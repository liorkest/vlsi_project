==> flow/design.v <==
module memory_writer_output #(
	parameter ADDR_WIDTH = 32,
	parameter DATA_WIDTH = 32,
	parameter BLOCK_SIZE = 8
) (
	input  logic                       clk,          
	input  logic                       rst_n,        
	input  logic [31:0]                pixels_per_frame,  
	input  logic [15:0]                frame_height,  
	input  logic [15:0]                frame_width,  
	input  logic                       start_write_in,
	input  logic [31:0]				   data_in,
	input  logic                     wvalid, 
	input  logic                     wlast,
	output  logic                    start_write_out,
	output  logic [ADDR_WIDTH-1:0]   write_addr,
	output  logic [31:0]             write_len,
	output  logic [2:0]              write_size,
	output  logic [1:0]              write_burst,
	output  logic [DATA_WIDTH-1:0]   write_data,
	output  logic [DATA_WIDTH/8-1:0] write_strb,
	output  logic frame_ready,
	output  logic [ADDR_WIDTH-1:0] base_addr_out
);
logic [1:0] frame_count;  
logic [31:0] frame_base_addr;
assign frame_base_addr = pixels_per_frame * frame_count; 
logic [15:0] row_counter;
logic [15:0] col_counter;
logic [3:0] pixel_x;
logic [3:0] pixel_y;
logic [ADDR_WIDTH-1:0] curr_base_addr;
logic start_write_flag;
logic [ADDR_WIDTH-1:0] addr_holder;
logic frame_ready_flag;
assign write_data = data_in;
typedef enum logic [1:0] {
	IDLE,
	WRITE_HANDSHAKE,
	WRITE,
	FRAME_READY
} state_t;
state_t state, next_state;
		always_ff @(posedge clk or negedge rst_n) begin
			if (!rst_n) begin
				state <= IDLE;
				frame_count <= 2'd0;
				start_write_out <= 1'd0;
				start_write_flag <= 1'd0;
				base_addr_out <= 0;
				write_addr <= 0;
				addr_holder <= 0;
				row_counter <= 16'd0;
				col_counter <= 16'd0;
				pixel_x <= 4'd0;
				pixel_y <= 4'd0;
				frame_ready <= 1'd0;
				frame_ready_flag <= 1'd0;
				curr_base_addr <= 0;
			end else begin
				state <= next_state;
				if (state == IDLE) begin
					start_write_out <= 1'd0;
					start_write_flag <= 1'd0;
					write_addr <= 0;
					addr_holder <= 0;
					row_counter <= 16'd0;
					col_counter <= 16'd0;
					pixel_x <= 4'd0;
					pixel_y <= 4'd0;
					frame_ready <= 1'd0;
					frame_ready_flag <= 1'd0;
					if (next_state == WRITE_HANDSHAKE) begin
						curr_base_addr <= frame_base_addr;
						write_addr <= frame_base_addr;
						start_write_out <= 1'd1;
						start_write_flag <= 1'd1;
					end
				end else if (state == WRITE_HANDSHAKE) begin
					if (!start_write_flag) begin
						start_write_out <= 1'd1;
						start_write_flag <= 1'd1;
						end else begin
						start_write_out <= 1'd0;
					end		
				end else if (state == WRITE) begin
					start_write_flag <= 1'd0;
					if (row_counter < (frame_height >> $clog2(BLOCK_SIZE))) begin
						if (col_counter < (frame_width >> $clog2(BLOCK_SIZE))) begin
							if (pixel_y < BLOCK_SIZE - 1) begin
								if (pixel_x < BLOCK_SIZE - 1) begin
									pixel_x <= pixel_x + 4'd1;
								end else begin
									pixel_x <= 4'd0;
									pixel_y <= pixel_y + 4'd1;
								end
							end else if (pixel_x == BLOCK_SIZE - 1) begin
									pixel_x <= 4'd0;
									pixel_y <= 4'd0;
									col_counter <= col_counter + 16'd1;
							end else begin
								pixel_x <= pixel_x + 4'd1;		
							end
							if (col_counter == (frame_width >> $clog2(BLOCK_SIZE)) - 1 && pixel_y == BLOCK_SIZE -1 && pixel_x == BLOCK_SIZE - 1) begin
								col_counter <= 16'd0;
								row_counter <= row_counter + 16'd1;
							end
						end 
						if (row_counter == (frame_height >> $clog2(BLOCK_SIZE)) - 1 && col_counter == (frame_width >> $clog2(BLOCK_SIZE)) - 1 
								&& pixel_y == BLOCK_SIZE -1 && pixel_x == BLOCK_SIZE - 1) begin
							col_counter <= 16'd0;
							row_counter <= 16'd0;
						end
					end
					if (pixel_x == BLOCK_SIZE - 2) begin
						if (pixel_y < BLOCK_SIZE - 1) begin
							addr_holder <= curr_base_addr + col_counter * BLOCK_SIZE + frame_width * row_counter * BLOCK_SIZE + frame_width * (pixel_y+4'd1);
						end else if (col_counter < (frame_width >> $clog2(BLOCK_SIZE)) - 1) begin
							addr_holder <= curr_base_addr + (col_counter+1) * BLOCK_SIZE + frame_width * row_counter * BLOCK_SIZE;
						end else begin
							addr_holder <= curr_base_addr + frame_width * (row_counter+16'd1) * BLOCK_SIZE;
						end
					end
					if (next_state == WRITE_HANDSHAKE) begin
						if (!start_write_flag) begin
							start_write_out <= 1'd1;
						end 
						write_addr <= addr_holder;
					end else if (next_state == FRAME_READY) begin
						frame_ready <= 1'b1;
					end
				end else if (state == FRAME_READY) begin
					if (frame_ready_flag) begin
						frame_ready <= 1'd0;
					end else begin
						frame_ready_flag <= 1'd1;
						frame_count <= frame_count + 2'd1;
						if (frame_count == 2) begin
							frame_count <= 2'd0;
						end 
					end
					base_addr_out <= curr_base_addr;
				end
			end
		end
always_comb begin
	next_state = state; 
	write_strb = 4'b1111;
	write_burst = 2'd1;
	write_size = 3'd2;
	write_len = BLOCK_SIZE;
	case (state)
		IDLE: begin
			write_len = 0; 
			write_burst = 2'd0; 
			if (start_write_in) begin
				next_state = WRITE_HANDSHAKE;
			end
		end
		WRITE_HANDSHAKE: begin
			write_len = 0;
			if (wvalid) begin
				next_state = WRITE;
				write_len = BLOCK_SIZE;
			end
		end
		WRITE: begin
			if (wlast && (pixel_x == BLOCK_SIZE-1) && (pixel_y == BLOCK_SIZE-1) && (row_counter == (frame_height >> $clog2(BLOCK_SIZE))-1) 
					&& (col_counter == (frame_width >> $clog2(BLOCK_SIZE))-1)) begin
				next_state = FRAME_READY;
			end else if (wlast) begin
				next_state = WRITE_HANDSHAKE;
			end
		end
		FRAME_READY: begin
			if (frame_ready_flag) begin
				next_state = IDLE;
			end
		end
		default: next_state = IDLE;
	endcase
end
endmodule
# == Reports on memory_writer_output ==
# The steps from the RTL of memory_writer_output to its reports follow in flow order.
# Line numbers count from 1 in the design file above.
# Operators: Yosys type, input widths -> output width; for muxes data width and select width s.
# Library cell names are shortened.
# Not given: --
# design
top,memory_writer_output
clk_port,clk
library,sky130hd
corner,tt_025C_1v80

# == Elaborated design ==
# Counts by Yosys on the flattened word-level netlist (proc, flatten, opt, wreduce; memories kept). Register bits leave out memories and registers merged into their read ports (data or address). Print and check cells are left out.
# classes
add_sub_neg,16
multipliers,4
div,0
compare,5
equal,18
n_shift,0
mux,74
logic,4
reduce_and_logical,38
# op_table
cell,count
$mul 16x16->29,1
$mul 16x17->29,1
$mux 32,11
$mux 16,16
$mul 16x5->21,1
$add 32x32->32,3
$pmux 32 s3,1
$mux 4,17
$eq 16x32->1,2
$mul 32x2->32,1
$add 16x1->17 const B,2
$add 16x1->16 const B,2
$lt 16x13->1,2
$lt 16x32->1,1
$add 32x19->32,1
$add 32x20->32,1
$add 32x21->32,1
$sub 13x1->14 const B,2
$reduce_bool 3->1,7
$mux 1,21
$reduce_and 5->1,3
$reduce_bool 2->1,6
$reduce_and 3->1,4
$eq 4x3->1 const B,3
$reduce_and 6->1,2
$mux 2,6
$logic_and 1x1->1,9
$ne 3x2->1 const B,3
# Other operator kinds: 18; their cells: 29.
# bits
register_bits,176
latch_bits,0
ramBits,0
romBits,0
clocked_rd_ports_x_width,0
mem_count,0
inputBits,101
out_inout_bits,139
elab_cells,173

# == Logic depth ==
# Depth = most cells in a row (Yosys ltp): at word level without a register or memory, in the mapped netlist without a sequential cell, where the memories' decode and read muxes count.
# depth
ltp_word,13
ABC_AREA,0
mapped_depth,44
mapped_depth_nobuf,42

# == Netlist ==
# Source: synth_stat.txt of the flow (Yosys; design flattened, memories mapped). It holds for the ABC_AREA given above (unset counts as 0); a run with the other value may have another netlist.
# mapped
cell_count,4241
area_um2,35651.7
flip_flops,178
n_buf,246
# types
cell_type,count,type_area_um2
fa_1,518,1.04E+04
ha_1,357,4.47E+03
dfrtp_1,177,4.43E+03
inv_1,702,2.64E+03
nand2_1,622,2.33E+03
xnor2_1,163,1.43E+03
and2_1,183,1.14E+03
a21oi_1,181,905.869
nor2_1,227,852.067
o21ai_0,161,805.773
clkbuf_1,160,600.576
a21o_1,73,548.026
buf_4,71,533.011
xor2_1,46,402.886
o21a_1,38,285.274
nand3_1,55,275.264
a211oi_1,35,262.752
nor2b_1,41,256.496
# Not listed: further types 62, cells in them 431.

# == Worst setup path after synthesis ==
# Source: OpenSTA report_checks on the synthesized netlist (no wires, ideal clock, input and output delay 20% of the period each), path of least setup slack; recovery checks are left aside. Register names are those of the netlist, which keeps one name where synthesis merged equal registers.
# synth_path
kind,input -> register
start,input port frame_width[5]
end,register addr_holder[31]
period_ps,23700
input_delay_ps,4740
setup_ps,125
t_arrival_ps,13816
required_ps,23575
path_slack_ps,9759
path_delay_ps,9201
path_stages,37
n_path_buf,2
synth_period_reached_ps,13941
# "path_delay_ps" = arrival - input delay + setup time.
# "path_stages" counts driving pins, that of a launching flip-flop among them; a cell with two outputs on the path counts twice.
# "synth_period_reached_ps" = period - worst setup slack (recovery checks aside). The figure is calculated, with input and output delays left at 20% of the set period.
# Between the ends stands the longest chain of elaborated cells between them, by number of cells; it is not shown to be the way that was timed. Of several equally long chains one is given.
# A line is the first line of the expression or statement that the cell stems from. Yosys adds cells for indexed reads and writes and turns some case tables into memories.
# A register here has more assigning lines than the two given.
# synth_between
path_cell_list,clkbuf_1 -> clkbuf_1 -> nand2_1 -> fa_1 -> fa_1 -> inv_1 -> ha_1 -> fa_1 -> ha_1 -> fa_1 -> ha_1 -> a41oi_1 -> o21ai_0 -> o31a_1 -> a21o_1 -> a21oi_1 -> xnor2_1 -> fa_1 -> inv_1 -> fa_1 -> inv_1 -> fa_1 -> inv_1 -> fa_1 -> inv_1 -> ha_1 -> and4_1 -> o21ai_0 -> a21o_1 -> o21bai_1 -> o211ai_1 -> o41a_1 -> o21ai_0 -> mux2i_1 -> or4_1 -> o21ai_0 -> o31ai_1
elab_chain_cells,8
cells_between,15
cone_classes,add/sub (5); mul (3); compare (1); mux (6)
# synth_lines
element,line_no,text
start: declaration,10,"input logic [15:0] frame_width,"
$mul 16x16->29,117,addr_holder <= curr_base_addr + col_counter * BLOCK_SIZE + frame_width * row_counter * BLOCK_SIZE + frame_widt ...
$add 32x32->32,117,
$add 32x21->32,117,
$mux 32,116,if (pixel_y < BLOCK_SIZE - 1) begin
$mux 32,115,if (pixel_x == BLOCK_SIZE - 2) begin
$mux 32,86,end else if (state == WRITE) begin
$mux 32,79,end else if (state == WRITE_HANDSHAKE) begin
$mux 32,62,if (state == IDLE) begin
end: assignment,117,
end: assignment,119,addr_holder <= curr_base_addr + (col_counter+1) * BLOCK_SIZE + frame_width * row_counter * BLOCK_SIZE;
end: declaration,34,logic [ADDR_WIDTH-1:0] addr_holder;

# == Path in the finished layout ==
# From the final timing report of entry A: the path of least setup slack in the routed layout; clock arrival at registers is part of the times.
# The report prints the path's times to 10 ps; the period is as set.
# layout_path
kind,input -> register
start,input port frame_width[2]
end,register addr_holder[31]
period_ps,12000
input_delay_ps,2400
setup_ps,120
t_arrival_ps,13000
required_ps,12370
path_slack_ps,-630
path_stages,37
n_path_buf,2
# Between the ends stands the longest chain of elaborated cells between them, by number of cells; it is not shown to be the way that was timed. Of several equally long chains one is given.
# A register here has more assigning lines than the two given.
# layout_between
path_cell_list,clkbuf_1 -> clkbuf_1 -> nand2_1 -> fa_1 -> inv_1 -> ha_1 -> ha_1 -> inv_1 -> fa_1 -> inv_1 -> fa_1 -> inv_1 -> fa_1 -> inv_1 -> ha_1 -> a21oi_1 -> xnor2_2 -> fa_1 -> inv_1 -> fa_1 -> inv_1 -> fa_1 -> inv_1 -> fa_1 -> inv_1 -> ha_1 -> and4_1 -> o21ai_0 -> a21o_1 -> o21bai_1 -> o211ai_1 -> o41a_1 -> o21ai_1 -> mux2i_1 -> or4_1 -> o21ai_0 -> o31ai_1
elab_chain_cells,8
cells_between,13
cone_classes,add/sub (4); mul (3); mux (6)
# layout_lines
element,line_no,text
start: declaration,10,"input logic [15:0] frame_width,"
$mul 16x16->29,117,addr_holder <= curr_base_addr + col_counter * BLOCK_SIZE + frame_width * row_counter * BLOCK_SIZE + frame_widt ...
$add 32x32->32,117,
$add 32x21->32,117,
$mux 32,116,if (pixel_y < BLOCK_SIZE - 1) begin
$mux 32,115,if (pixel_x == BLOCK_SIZE - 2) begin
$mux 32,86,end else if (state == WRITE) begin
$mux 32,79,end else if (state == WRITE_HANDSHAKE) begin
$mux 32,62,if (state == IDLE) begin
end: assignment,117,
end: assignment,119,addr_holder <= curr_base_addr + (col_counter+1) * BLOCK_SIZE + frame_width * row_counter * BLOCK_SIZE;
end: declaration,34,logic [ADDR_WIDTH-1:0] addr_holder;

# Below are 2 stored runs of the flow (Yosys, OpenROAD; platform sky130hd) on memory_writer_output, each with its settings and what was measured, unordered. Constraints: input delay and output delay 20% of the set period each, output load 0.01 pF.
# By "period_reached_ps" is meant the clock period of the run minus its worst setup slack. This is arithmetic on one report: input and output delays are still those of the set period (20% each).
# "worst_path_ps" is the time allowed to the run's worst setup path (the clock period less input and output delay, where it has them) less its slack. Clock arrival times count: a late capture clock shortens it, a late launch clock lengthens it.
# "power_mw" rests on the timing tool's default activity at the inputs, not on a simulated workload.
# "worst_path_ps" is given in steps of 10 ps.
# Among the settings, -- means not set for that run.
setting or result,entry A,entry B
period_ns,12.0,7.98
CORE_UTILIZATION,31,25
SETUP_SLACK_MARGIN,-0.78,2.37
PLACE_DENSITY_LB_ADDON,0.2,--
HOLD_SLACK_MARGIN,-0.09,--
CORE_MARGIN,7,5
CELL_PAD_IN_SITES_GLOBAL_PLACEMENT,0,--
CELL_PAD_IN_SITES_DETAIL_PLACEMENT,2,--
GPL_TIMING_DRIVEN,0,1
GPL_ROUTABILITY_DRIVEN,0,0
CTS_CLUSTER_DIAMETER,219,--
CAP_MARGIN,0,20
MAX_ROUTING_LAYER,met5,met5
SLEW_MARGIN,20,30
CORE_ASPECT_RATIO,--,0.82
TNS_END_PERCENT,--,55
MIN_ROUTING_LAYER,--,met1
synthArea_um2,35651.7,35651.7
design.die.area_um2,124697.0,150296.0
post_route_stdcell_area_um2,40075.9,45526.2
util_frac,0.351,0.321
ws_setup_ps,-632,-2112
timing.setup.tns_ps,-2452,-31585
timing.hold.ws_ps,491,487
power_mw,6.397,12.044
period_reached_ps,12632,10092
worst_path_ps,10230,8500
worstPathKind,input -> register,input -> register
