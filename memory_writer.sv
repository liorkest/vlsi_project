==> flow/design.v <==
module AXI_stream_slave #(
	parameter DATA_WIDTH = 32  
	)(
	input  logic                       clk,          
	input  logic                       rst_n,        
	input  logic [DATA_WIDTH-1:0]      s_axis_tdata,  
	input  logic                       s_axis_tvalid, 
	output logic                      s_axis_tready, 
	input  logic                       s_axis_tuser  
	);
	logic [DATA_WIDTH-1:0] data_reg;
	logic                  valid_reg;
	typedef enum logic [1:0] {
		IDLE,
		RECEIVE
	} state_t;
	state_t state, next_state;
	always_ff @(posedge clk or negedge rst_n) begin
		if (!rst_n)
			state <= IDLE;
		else
			state <= next_state;
	end
	always_comb begin
		next_state = state;
		s_axis_tready = 1'b0;
		case (state)
			IDLE: begin
				if (s_axis_tvalid) begin
					next_state = RECEIVE;
					s_axis_tready = 1'b1;
				end
			end
			RECEIVE: begin
				s_axis_tready = 1'b1;
				if (!s_axis_tvalid) begin
					next_state = IDLE;
				end
			end
			default: next_state = IDLE;
		endcase
	end
	always_ff @(posedge clk or negedge rst_n) begin
		if (!rst_n) begin
			data_reg <= 32'b0;
			valid_reg <= 1'b0;
		end else begin
			if (state == RECEIVE && s_axis_tvalid) begin
				data_reg <= s_axis_tdata;
				valid_reg <= s_axis_tvalid;
			end
		end
	end
endmodule
module memory_writer #(
	parameter ADDR_WIDTH = 32,
	parameter DATA_WIDTH = 32
) (
	input  logic                       clk,          
	input  logic                       rst_n,        
	input  logic [31:0]                pixels_per_frame,  
	input  logic [15:0]                frame_height,  
	input  logic [DATA_WIDTH-1:0]      s_axis_tdata,  
	input  logic                       s_axis_tvalid, 
	input  logic                       s_axis_tlast,  
	input  logic                       s_axis_tuser,  
	output logic   					   s_axis_tready,
	output  logic                    start_write,
	output  logic [ADDR_WIDTH-1:0]   write_addr,
	output  logic [31:0]             write_len,
	output  logic [2:0]              write_size,
	output  logic [1:0]              write_burst,
	output  logic [DATA_WIDTH-1:0]   write_data,
	output  logic [DATA_WIDTH/8-1:0] write_strb,
	output  logic frame_ready,
	output  logic [ADDR_WIDTH-1:0] base_addr_out
);
logic [31:0] base_addr ;
logic [1:0] frame_count;  
logic [31:0] line_count;
logic [15:0] pixels_in_line_count;
assign base_addr = pixels_per_frame * frame_count; 
logic s_axis_tready_logic;
logic tdata_shift_en; 
assign s_axis_tready = s_axis_tready_logic;
AXI_stream_slave #(
	.DATA_WIDTH(DATA_WIDTH)
) AXI_stream_slave (
	.clk(clk),
	.rst_n(rst_n),
	.s_axis_tdata(s_axis_tdata),
	.s_axis_tvalid(s_axis_tvalid),
	.s_axis_tready(s_axis_tready_logic),
	.s_axis_tuser(s_axis_tuser)
);
shift_register#(
	.DATA_WIDTH(32),
	.DEPTH(3)
) tdata_shift_reg (
	.clk(clk),
	.rst_n(rst_n),
	.serial_in(s_axis_tdata),
	.shift_en(tdata_shift_en),
	.serial_out(write_data)
);
typedef enum logic [1:0] {
	IDLE,
	RECEIVE,
	FRAME_READY
} state_t;
state_t state, next_state;
always_ff @(posedge clk or negedge rst_n) begin
	if (!rst_n) begin
		state <= IDLE;
		line_count <= 0;
		frame_count <= 0;
		pixels_in_line_count <= 0;
		frame_ready <= 0;
		write_addr <= 0;
		base_addr_out <= 0;
	end else begin
		state <= next_state;
		if (state == IDLE) begin
			frame_ready <= 0;
			base_addr_out <= base_addr;
			write_addr <= base_addr;
			if(next_state == RECEIVE) begin  
				pixels_in_line_count <= pixels_in_line_count + 1;
			end
		end else if (state == RECEIVE) begin
			pixels_in_line_count <= pixels_in_line_count + 1;
			if (s_axis_tlast && line_count < frame_height) begin
				line_count <= line_count + 1;
			end 
			if (s_axis_tlast) begin
				pixels_in_line_count <= 0;
			end
		end else if (state == FRAME_READY) begin
			frame_ready <= 1;
			line_count <= 0;
			pixels_in_line_count <= 0;  
			frame_count <= frame_count + 1;
			if (line_count == frame_height && frame_count == 2) begin
				frame_count <= 0;
			end
		end
	end
end
always_comb begin
	next_state = state;  
	start_write = 0;
	write_strb = 4'b1111;
	write_burst = 1;
	write_size = 2;
	write_len = pixels_per_frame;
	tdata_shift_en = 0; 
	case (state)
		IDLE: begin
			write_len = 0;  
			write_burst = 0;  
			if (s_axis_tready_logic) begin
				next_state = RECEIVE;
				start_write = 1;
				tdata_shift_en = 1; 
			end
		end
		RECEIVE: begin
			tdata_shift_en = 1; 
			if (!s_axis_tvalid && line_count == frame_height) begin
				next_state = FRAME_READY;
			end
		end
		FRAME_READY: begin
			next_state = IDLE;
			tdata_shift_en = 1; 
		end
		default: next_state = IDLE;
	endcase
end
endmodule
module shift_register #(
	parameter DATA_WIDTH = 8,         
	parameter DEPTH = 64             
)(
	input  logic                   clk,       
	input  logic                   rst_n,     
	input  logic [DATA_WIDTH-1:0]  serial_in,  
	input  logic                   shift_en,   
	output logic [DATA_WIDTH-1:0]  serial_out  
);
	logic [DATA_WIDTH-1:0] shift_reg [0:DEPTH-1];
	int i;
	always_ff @(posedge clk or negedge rst_n) begin
		if (!rst_n) begin
			for (int i = 0; i < DEPTH; i++) begin
				shift_reg[i] <= '0;
			end
		end else if (shift_en) begin
			for (i = DEPTH-1; i > 0; i--) begin
				shift_reg[i] <= shift_reg[i-1];
			end
			shift_reg[0] <= serial_in;  
		end
	end
	assign serial_out = shift_reg[DEPTH-1];
endmodule
### From RTL to reports: memory_writer

What the tools print for memory_writer, step after step.
Line numbers count from 1 in the design file above.
Cell names lack the library's common part.
Not given: --

| inputs | value |
|---|---|
| top module | memory_writer |
| clock | clk |
| standard-cell library | sky130hd |
| library corner | tt_025C_1v80 |

### After elaboration

Counts by Yosys on the flattened word-level netlist (proc, flatten, opt, wreduce). Print and check cells are left out.

| operators by class | value |
|---|---|
| multiplexer cells | 20 |
| order comparisons | 1 |
| eq/ne operators | 11 |
| reduce/logical cells | 14 |
| bitwise operators | 2 |
| multiply operators | 1 |
| add/sub/neg operators | 2 |

Operators with widths:

| cell | count |
|---|---|
| 32-bit 2-to-1 mux | 4 |
| 32-bit by 2-bit multiplier with 32-bit output | 1 |
| 32-bit by 1-bit adder with 32-bit output with constant B | 1 |
| 32-bit by 16-bit less-than comparator with 1-bit output | 1 |
| 32-bit by 16-bit equality test with 1-bit output | 1 |
| 2-bit 2-to-1 mux | 5 |
| 2-bit != test with constant B | 4 |
| 2-bit parallel mux with 2-bit select | 2 |
| 1-bit 2-to-1 mux | 7 |
| 2-bit AND reduction | 3 |
| 3-bit AND reduction | 2 |
| 2-bit by 1-bit equality test with 1-bit output with constant B | 2 |
| 2-bit by 1-bit != test with 1-bit output with constant B | 2 |
| 2-bit equality test with constant B | 2 |
| 2-bit zero test | 2 |
| 2-bit nonzero test | 2 |
| 1-bit parallel mux with 2-bit select | 2 |
| 1-bit logical AND | 3 |
| 1-bit inverter | 2 |
| 2-bit by 1-bit adder with 2-bit output with constant B | 1 |
| 2-bit OR reduction | 1 |
| 1-bit zero test | 1 |

| storage and ports | value |
|---|---|
| bits of input ports | 85 |
| cells after elaboration | 60 |
| register bits | 167 |

### Logic depth

Yosys ltp: most cells in a row. Word level: on the elaborated netlist, between registers, memories and ports. Mapped: between sequential cells and ports; inverters and the memories' decode and read muxes count.

| logic depth | value |
|---|---|
| word-level depth | 4 |
| ABC_AREA | 0 |
| mapped depth | 13 |
| mapped depth without buffers | 11 |

### Mapped cells and area

Yosys stat after the flow's synthesis: flattened, memories mapped to cells. It holds for the ABC_AREA given above (unset counts as 0); a run with the other value may have another netlist.
The area totals of this step are shown rounded.

Cell types:

| cell | count | area in all (sq um) |
|---|---|---|
| dfrtp_1 | 166 | 4.15E+03 |
| mux2_2 | 114 | 1.28E+03 |
| ha_1 | 47 | 588.064 |
| and2_1 | 76 | 475.456 |
| buf_4 | 40 | 300.288 |
| nor2b_1 | 43 | 269.008 |
| xnor2_1 | 24 | 210.202 |
| a21o_1 | 22 | 165.158 |
| a21oi_1 | 31 | 155.149 |
| inv_1 | 34 | 127.622 |
| nor2_1 | 34 | 127.622 |
| o21ai_0 | 23 | 115.11 |
| clkbuf_1 | 27 | 101.347 |
| nand3_1 | 19 | 95.091 |
| nand2_1 | 25 | 93.84 |
| and3_1 | 12 | 75.072 |
| nand4_1 | 11 | 68.816 |
| a211oi_1 | 8 | 60.058 |

Not listed: further types 49, cells in them 117.

| mapped netlist | value |
|---|---|
| flip-flop cells | 168 |
| sequential part of the area | 4210 sq um |
| mapped area | 9450 sq um |
| buffer cells | 75 |
| cells in the netlist | 873 |

By module: a second synthesis without flattening, with its own total; a netlist apart from the flattened one above.

| second synthesis, totals | value |
|---|---|
| cell total of the unflattened synthesis | 914 |
| area (unflattened synthesis) | 9820 sq um |

Rows give one instance, submodules left out.

By module:

| module | cells | area (sq um) | seq. area (sq um) | instances |
|---|---|---|---|---|
| memory_writer | 707 | 6000 | 1750 | 1 |
| shift_register | 203 | 3760 | 2400 | 1 |
| AXI_stream_slave (DATA_WIDTH=32) | 4 | 62.6 | 51.3 | 1 |

### Worst setup path after synthesis

Path of least setup slack by OpenSTA after synthesis, without wires, with an ideal clock, recovery checks aside; 20% of the period is set as input and as output delay. Where synthesis merged equal registers, the netlist keeps one of their names.

| path after synthesis | value |
|---|---|
| path type | reg2reg |
| start point | register frame_count[0] |
| end point | register base_addr_out[15] |
| setup slack | -0.048 ns |
| setup time | 0.125 ns |
| period | 3.04 ns |
| path delay | 3.088 ns |
| driving pins on the path | 14 |
| launch time at the first pin | 0.000 ns |
| data arrival time | 2.963 ns |
| path buffers | 2 |
| synthesis period reached | 3.088 ns |

"path delay" = arrival - input delay + setup time.
"driving pins on the path" counts driving pins, that of a launching flip-flop among them; a cell with two outputs on the path counts twice.
"synthesis period reached" is the clock period less the worst setup slack; recovery checks do not enter. This is arithmetic on one report: input and output delays are still those of the set period (20% each).
Between the ends stands the longest chain of elaborated cells between them, by number of cells; it is not shown to be the way that was timed. Of several equally long chains one is given.
A line is the first line of the expression or statement that the cell stems from. Yosys adds cells for indexed reads and writes and turns some case tables into memories.
At most two assigning lines are given for a register; there are more.

| between the ends, after synthesis | value |
|---|---|
| cells stage by stage | dfrtp_1 -> clkbuf_1 -> clkbuf_1 -> and2_1 -> ha_1 -> fa_1 -> a211oi_2 -> nor2_2 -> o311ai_4 -> nand2_2 -> a311o_1 -> a21oi_2 -> xnor2_1 -> mux2_4 |
| length of the longest elaborated chain | 1 |
| elaborated cells between the ends (all ways) | 1 |
| RTL lines with such cells | 1 |
| those cells by class | mul (1) |

RTL lines, path after synthesis:

| what | RTL line | source |
|---|---|---|
| start, declared | 79 | `logic [1:0] frame_count;` |
| start, assigned | 116 | `frame_count <= 0;` |
| start, assigned | 142 | `frame_count <= frame_count + 1;` |
| 32-bit by 2-bit multiplier with 32-bit output | 82 | `assign base_addr = pixels_per_frame * frame_count;` |
| end, assigned | 120 | `base_addr_out <= 0;` |
| end, assigned | 125 | `base_addr_out <= base_addr;` |
| end, declared | 76 | `output logic [ADDR_WIDTH-1:0] base_addr_out` |

### Timing after layout

From the final timing report of flow run A: the path of least setup slack in the routed layout; clock arrival at registers is part of the times.

| path after layout | value |
|---|---|
| path type | in2reg |
| start point | input port pixels_per_frame[0] |
| end point | register base_addr_out[31] |
| driving pins on the path | 12 |
| launch time at the first pin | 0.69 ns |
| setup slack | 0.10 ns |
| setup time | 0.12 ns |
| data arrival time | 3.63 ns |
| period | 3.43 ns |
| path buffers | 1 |

Between the ends stands the longest chain of elaborated cells between them, by number of cells; it is not shown to be the way that was timed. Of several equally long chains one is given.

| between the ends, after layout | value |
|---|---|
| cells stage by stage | clkdlybuf4s50_1 -> and2_1 -> ha_1 -> fa_1 -> a211oi_2 -> nor2_2 -> o311ai_4 -> a2111oi_4 -> o21bai_2 -> nand4_1 -> and3_1 -> or3_1 |
| length of the longest elaborated chain | 1 |
| elaborated cells between the ends (all ways) | 1 |
| RTL lines with such cells | 1 |
| those cells by class | mul (1) |

RTL lines, path after layout:

| what | RTL line | source |
|---|---|---|
| start, declared | 61 | `input logic [31:0] pixels_per_frame,` |
| 32-bit by 2-bit multiplier with 32-bit output | 82 | `assign base_addr = pixels_per_frame * frame_count;` |
| end, assigned | 120 | `base_addr_out <= 0;` |
| end, assigned | 125 | `base_addr_out <= base_addr;` |
| end, declared | 76 | `output logic [ADDR_WIDTH-1:0] base_addr_out` |

Memo
Re: implementation data of memory_writer

Module memory_writer, platform sky130hd: 2 stored runs of the flow (Yosys, OpenROAD) with differing settings, in no particular order. Input and output delays are each 20% of the period that was set; the output load is 0.01 pF.
"clock period achieved" means the clock period less the worst setup slack. The figure is calculated, with input and output delays left at 20% of the set period.
By "critical setup path time" is meant the share of the clock period that the worst setup path is allowed (20% is reserved at inputs, 20% at outputs), minus its slack. Clock arrival times at its registers enter into it.
By "total power after layout" is meant OpenSTA's value without simulated activity: inputs other than the clock are taken to toggle once in ten clock periods, and the tool carries that through the logic.
Results are given in rounded form.

#### Flow run A

| setting | value |
|---|---|
| period_ns | `3.43` |
| CORE_UTILIZATION | `49` |
| PLACE_DENSITY_LB_ADDON | `0.01` |
| HOLD_SLACK_MARGIN | `0.12` |
| GPL_TIMING_DRIVEN | `0` |
| GPL_ROUTABILITY_DRIVEN | `1` |
| CTS_CLUSTER_SIZE | `96` |
| CAP_MARGIN | `15` |
| SLEW_MARGIN | `10` |
| MIN_ROUTING_LAYER | `met1` |
| CORE_MARGIN | `2` |

| result | value |
|---|---|
| Yosys chip area after synthesis | 9450 sq um |
| overall die area | 20400 sq um |
| area of the standard cells in the finished layout | 12600 sq um |
| utilization of the finished layout | 66.9% |
| setup slack of the worst path | 0.104 ns |
| total negative setup slack | 0.000 ns |
| total power after layout | 0.00497 W |
| clock period achieved | 3.326 ns |
| critical setup path time | 2.64 ns |
| kind of the worst setup path | in2reg |

#### Flow run B

| setting | value |
|---|---|
| period_ns | `4.4` |
| CORE_UTILIZATION | `45` |
| SETUP_SLACK_MARGIN | `-0.35` |
| PLACE_DENSITY_LB_ADDON | `0.1` |
| HOLD_SLACK_MARGIN | `0.16` |
| CORE_ASPECT_RATIO | `1.42` |
| CORE_MARGIN | `7` |
| CELL_PAD_IN_SITES_DETAIL_PLACEMENT | `2` |
| ABC_AREA | `1` |
| GPL_ROUTABILITY_DRIVEN | `1` |
| MIN_ROUTING_LAYER | `met1` |
| MAX_ROUTING_LAYER | `met4` |
| CAP_MARGIN | `20` |
| SLEW_MARGIN | `20` |

Did not finish, placement stopped with DPL-0033.
